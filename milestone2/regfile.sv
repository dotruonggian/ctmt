==> flow/design.v <==
module regfile (
  input logic i_clk,               
  input logic i_rst_n,               
  input logic [4:0] i_rs1_addr,    
  input logic [4:0] i_rs2_addr,    
  input logic [4:0] i_rd_addr,     
  input logic [31:0] i_rd_data,    
  input logic i_rd_wren,           
  output logic [31:0] o_rs1_data,  
  output logic [31:0] o_rs2_data,  
  output logic [31:0] checker1,
  output logic [31:0] checker2,
  output logic [31:0] checker3,
  output logic [31:0] checker4,
  output logic [31:0] checker8
);
  logic [31:0] regfile [31:0];
  assign o_rs1_data = (i_rs1_addr == 5'b0) ? 32'b0 : regfile[i_rs1_addr];
  assign o_rs2_data = (i_rs2_addr == 5'b0) ? 32'b0 : regfile[i_rs2_addr];
  assign checker1 = regfile[1];
  assign checker2 = regfile[2];
  assign checker3 = regfile[3];
  assign checker4 = regfile[4];
  assign checker8 = regfile[8];
  always_ff @(posedge i_clk or negedge i_rst_n) begin
    if (!i_rst_n) begin
      regfile[0] <= 32'b0;
		  regfile[1] <= 32'b0;
		  regfile[2] <= 32'b0;
		  regfile[3] <= 32'b0;
		  regfile[4] <= 32'b0;
		  regfile[5] <= 32'b0;
		  regfile[6] <= 32'b0;
		  regfile[7] <= 32'b0;
		  regfile[8] <= 32'b0;
		  regfile[9] <= 32'b0;
		  regfile[10] <= 32'b0;
		  regfile[11] <= 32'b0;
		  regfile[12] <= 32'b0;
		  regfile[13] <= 32'b0;
		  regfile[14] <= 32'b0;
		  regfile[15] <= 32'b0;
		  regfile[16] <= 32'b0;
		  regfile[17] <= 32'b0;
		  regfile[18] <= 32'b0;
		  regfile[19] <= 32'b0;
		  regfile[20] <= 32'b0;
		  regfile[21] <= 32'b0;
		  regfile[22] <= 32'b0;
		  regfile[23] <= 32'b0;
		  regfile[24] <= 32'b0;
		  regfile[25] <= 32'b0;
		  regfile[26] <= 32'b0;
		  regfile[27] <= 32'b0;
		  regfile[28] <= 32'b0;
		  regfile[29] <= 32'b0;
		  regfile[30] <= 32'b0;
		  regfile[31] <= 32'b0;
    end else if (i_rd_wren && (i_rd_addr != 5'b0)) begin
      regfile[i_rd_addr] <= i_rd_data;
    end
  end
endmodule
---- Step by step through the tools: regfile ----
Tool output for the design above, in the order of the flow.
Line numbers count from 1 in the design file above.
Cell names lack the library's common part.
Not given: --
set-up
  top module .............................. regfile
  clock ................................... i_clk
  standard-cell library ................... sky130hd
  timing corner ........................... tt_025C_1v80

---- Word level ----
Source: Yosys, flattened and elaborated. Widths are those after wreduce. Registers that Yosys merges into a memory's read port (data or address) are not register bits. Print and check cells do not count. Equal cells are merged and count once.
storage and ports
  memories ................................ 0
  register bits after elaboration ......... 992
  cells after elaboration ................. 163
  bits in latches ......................... 0
  memory bits (read-only) ................. 0
  word width x clocked read ports ......... 0
  memory bits (writable) .................. 0
  input bits .............................. 50
operators by class
  eq/ne operators ......................... 93
  order comparisons ....................... 0
  multiply operators ...................... 0
  divide/modulo/power cells ............... 0
  reduce/logical cells .................... 35
  shift-type cells ........................ 0
  multiplexer cells ....................... 4
  $add $sub $neg .......................... 0
  bitwise gates (word level) .............. 0
operator list
  kind                                                                    number
  32-bit parallel mux with 31-bit select                                  2
  5-bit equality test (second input constant)                             48
  5-bit by 4-bit equality test with 1-bit output (second input constant)  24
  32-bit 2-to-1 mux                                                       2
  2-bit AND reduction                                                     31
  5-bit by 3-bit equality test with 1-bit output (second input constant)  12
  5-bit by 2-bit equality test with 1-bit output (second input constant)  6
  5-bit by 1-bit equality test with 1-bit output (second input constant)  3
  5-bit logical NOT                                                       2
  5-bit nonzero test                                                      1
  1-bit logical AND                                                       1

---- Depth ----
Yosys ltp: most cells in a row. Word level: on the elaborated netlist, between registers, memories and ports. Mapped: between sequential cells and ports; inverters and the memories' decode and read muxes count.
logic depth
  depth after elaboration ................. 3
  ABC_AREA ................................ 0
  mapped depth ............................ 9
  gate-level depth less buffers ........... 5

---- Mapped cells and area ----
The flow's flattened synthesis, as Yosys stat reports it; memories are mapped. The netlist is that of the ABC_AREA named above (0 if unset); the other value can give another one.
The area totals of this step are shown rounded.
cell types
  cell type  number
  dfrtp_1    992
  mux2_2     991
  nand3_1    1134
  nand4_1    290
  a22oi_1    156
  clkbuf_1   265
  buf_2      194
  and3_1     133
  a21oi_1    107
  nor4_1     76
  a22o_1     39
  buf_1      89
  a31oi_1    53
  a221o_1    29
  a2111oi_0  31
  and4_1     27
  nand2_1    57
  a222oi_1   20
Not listed: further types 58, cells in them 310.
synthesis totals
  cell count .............................. 4993
  area of sequential cells ................ 25000 sq um
  flip-flops .............................. 992
  synthesis area .......................... 53000 sq um
  buffers ................................. 573

---- Path before layout ----
Path of least setup slack by OpenSTA after synthesis, without wires, with an ideal clock, recovery checks aside; 20% of the period is set as input and as output delay. Where synthesis merged equal registers, the netlist keeps one of their names.
timing path after synthesis
  path type ............................... input-to-output
  start point ............................. in i_rs1_addr[4]
  end point ............................... out o_rs1_data[9]
  clock period ............................ 2.95 ns
  launch time at the first pin ............ 0.590 ns
  setup slack ............................. 0.314 ns
  required time ........................... 2.360 ns
  external output delay ................... 0.590 ns
  external input delay .................... 0.590 ns
  arrival ................................. 2.046 ns
  buffers on the path ..................... 3
  path delay .............................. 1.456 ns
  stages .................................. 8
  period reached after synthesis .......... 2.636 ns
"path delay" = arrival - input delay + setup time.
A path that ends at an output port has no setup time.
"stages" counts driving pins, that of a launching flip-flop among them; a cell with two outputs on the path counts twice.
"period reached after synthesis" = period - worst setup slack (recovery checks aside). The figure is calculated, with input and output delays left at 20% of the set period.
The rows between start and end are the longest chain of elaborated cells between them; the timing report does not say that the signal goes this way. Where chains are equally long, one stands for them.
Each line given opens the expression or statement behind the cell; cells for indexed reads and writes are added by Yosys, which also makes memories of some case tables.
between the ends, after synthesis
  cell sequence ........................... buf_2 or2_1 buf_4 nor2_1 buf_2 a22oi_1 and3_1 a31oi_1
  cells in the longest elaborated chain ... 3
  elaborated cells between the ends (all ways) .. 34
  RTL lines with such cells ............... 1
  those cells by class .................... eq/ne: 31; mux: 2; reduce/logical: 1
ends and longest elaborated chain, after synthesis
  item                                    line  text
  start, declared                         4     input logic [4:0] i_rs1_addr,
  5-bit equality test                     18    assign o_rs1_data = (i_rs1_addr == 5'b0) ? 32'b0 : regfile[i_rs1_addr];
  32-bit parallel mux with 31-bit select  18
  32-bit 2-to-1 mux                       18
  end, declared                           9     output logic [31:0] o_rs1_data,

---- Worst path after layout ----
Path of least setup slack in the final report of job 2 (OpenROAD, finished layout, wires in). Where an end is a register, its clock arrival counts in the times.
timing path post-layout
  path type ............................... reg-to-output
  start point ............................. reg regfile[25][11]
  end point ............................... out o_rs1_data[11]
  stages .................................. 8
  launch time at the first pin ............ 0.79 ns
  arrival ................................. 2.58 ns
  clock period ............................ 2.39 ns
  required time ........................... 1.91 ns
  external output delay ................... 0.48 ns
  buffers on the path ..................... 2
  setup slack ............................. -0.67 ns
The rows between start and end are the longest chain of elaborated cells between them; the timing report does not say that the signal goes this way. Where chains are equally long, one stands for them.
between the ends, post-layout
  cell sequence ........................... dfrtp_1 and4_1 o21a_4 a221o_1 nor4_2 a31oi_1 buf_4 buf_6
  cells in the longest elaborated chain ... 2
  elaborated cells between the ends (all ways) .. 2
  RTL lines with such cells ............... 1
  those cells by class .................... mux: 2
ends and longest elaborated chain, post-layout
  item                                    line  text
  start, declared                         17    logic [31:0] regfile [31:0];
  start, assigned                         52    regfile[25] <= 32'b0;
  start, assigned                         60    regfile[i_rd_addr] <= i_rd_data;
  32-bit parallel mux with 31-bit select  18    assign o_rs1_data = (i_rs1_addr == 5'b0) ? 32'b0 : regfile[i_rs1_addr];
  32-bit 2-to-1 mux                       18
  end, declared                           9     output logic [31:0] o_rs1_data,

Wiki page: regfile / flow data

regfile through Yosys and OpenROAD on sky130hd: 2 stored runs, unordered, with their settings and measured results. The constraints put input and output delay at 20% of the set period each and load the outputs with 0.01 pF.
"reached clock period" is the run's clock period less its worst setup slack. It is reckoned from that one timing run; input and output delays stay at 20% of the period that was set.
By "time of the worst setup path" is meant the share of the clock period that the worst setup path is allowed (20% is reserved at inputs, 20% at outputs), minus its slack. Clock arrival times at its registers enter into it.
"power consumption": no workload was simulated; the value follows from the tool's default switching activity.
Values from the reports are rounded here.

---- job 1 ----
settings
  period_ns = 3.11
  CORE_UTILIZATION = 46
  PLACE_DENSITY = 0.82
  CELL_PAD_IN_SITES_GLOBAL_PLACEMENT = 0
  CELL_PAD_IN_SITES_DETAIL_PLACEMENT = 0
  TNS_END_PERCENT = 35
  ABC_AREA = 0
  GPL_TIMING_DRIVEN = 0
  GPL_ROUTABILITY_DRIVEN = 1
  CTS_CLUSTER_SIZE = 37
  CTS_CLUSTER_DIAMETER = 343
  SLEW_MARGIN = 0
  MAX_ROUTING_LAYER = met5
  CAP_MARGIN = 20
  CORE_MARGIN = 2
results
  not finished: routing ended with error GRT-0116

---- job 2 ----
settings
  period_ns = 2.39
  CAP_MARGIN = 20
  CORE_MARGIN = 2
  CORE_UTILIZATION = 40
  SLEW_MARGIN = 20
results
  mapped cell area after synthesis ........ 53000 sq um
  die size ................................ 140000 sq um
  std-cell area (final layout) ............ 78000 sq um
  final design utilization ................ 59 %
  lowest setup slack ...................... -0.67 ns
  total negative setup slack .............. -31 ns
  power consumption ....................... 0.056 W
  reached clock period .................... 3.058 ns
  time of the worst setup path ............ 2.58 ns
  class of the worst setup path ........... reg-to-output
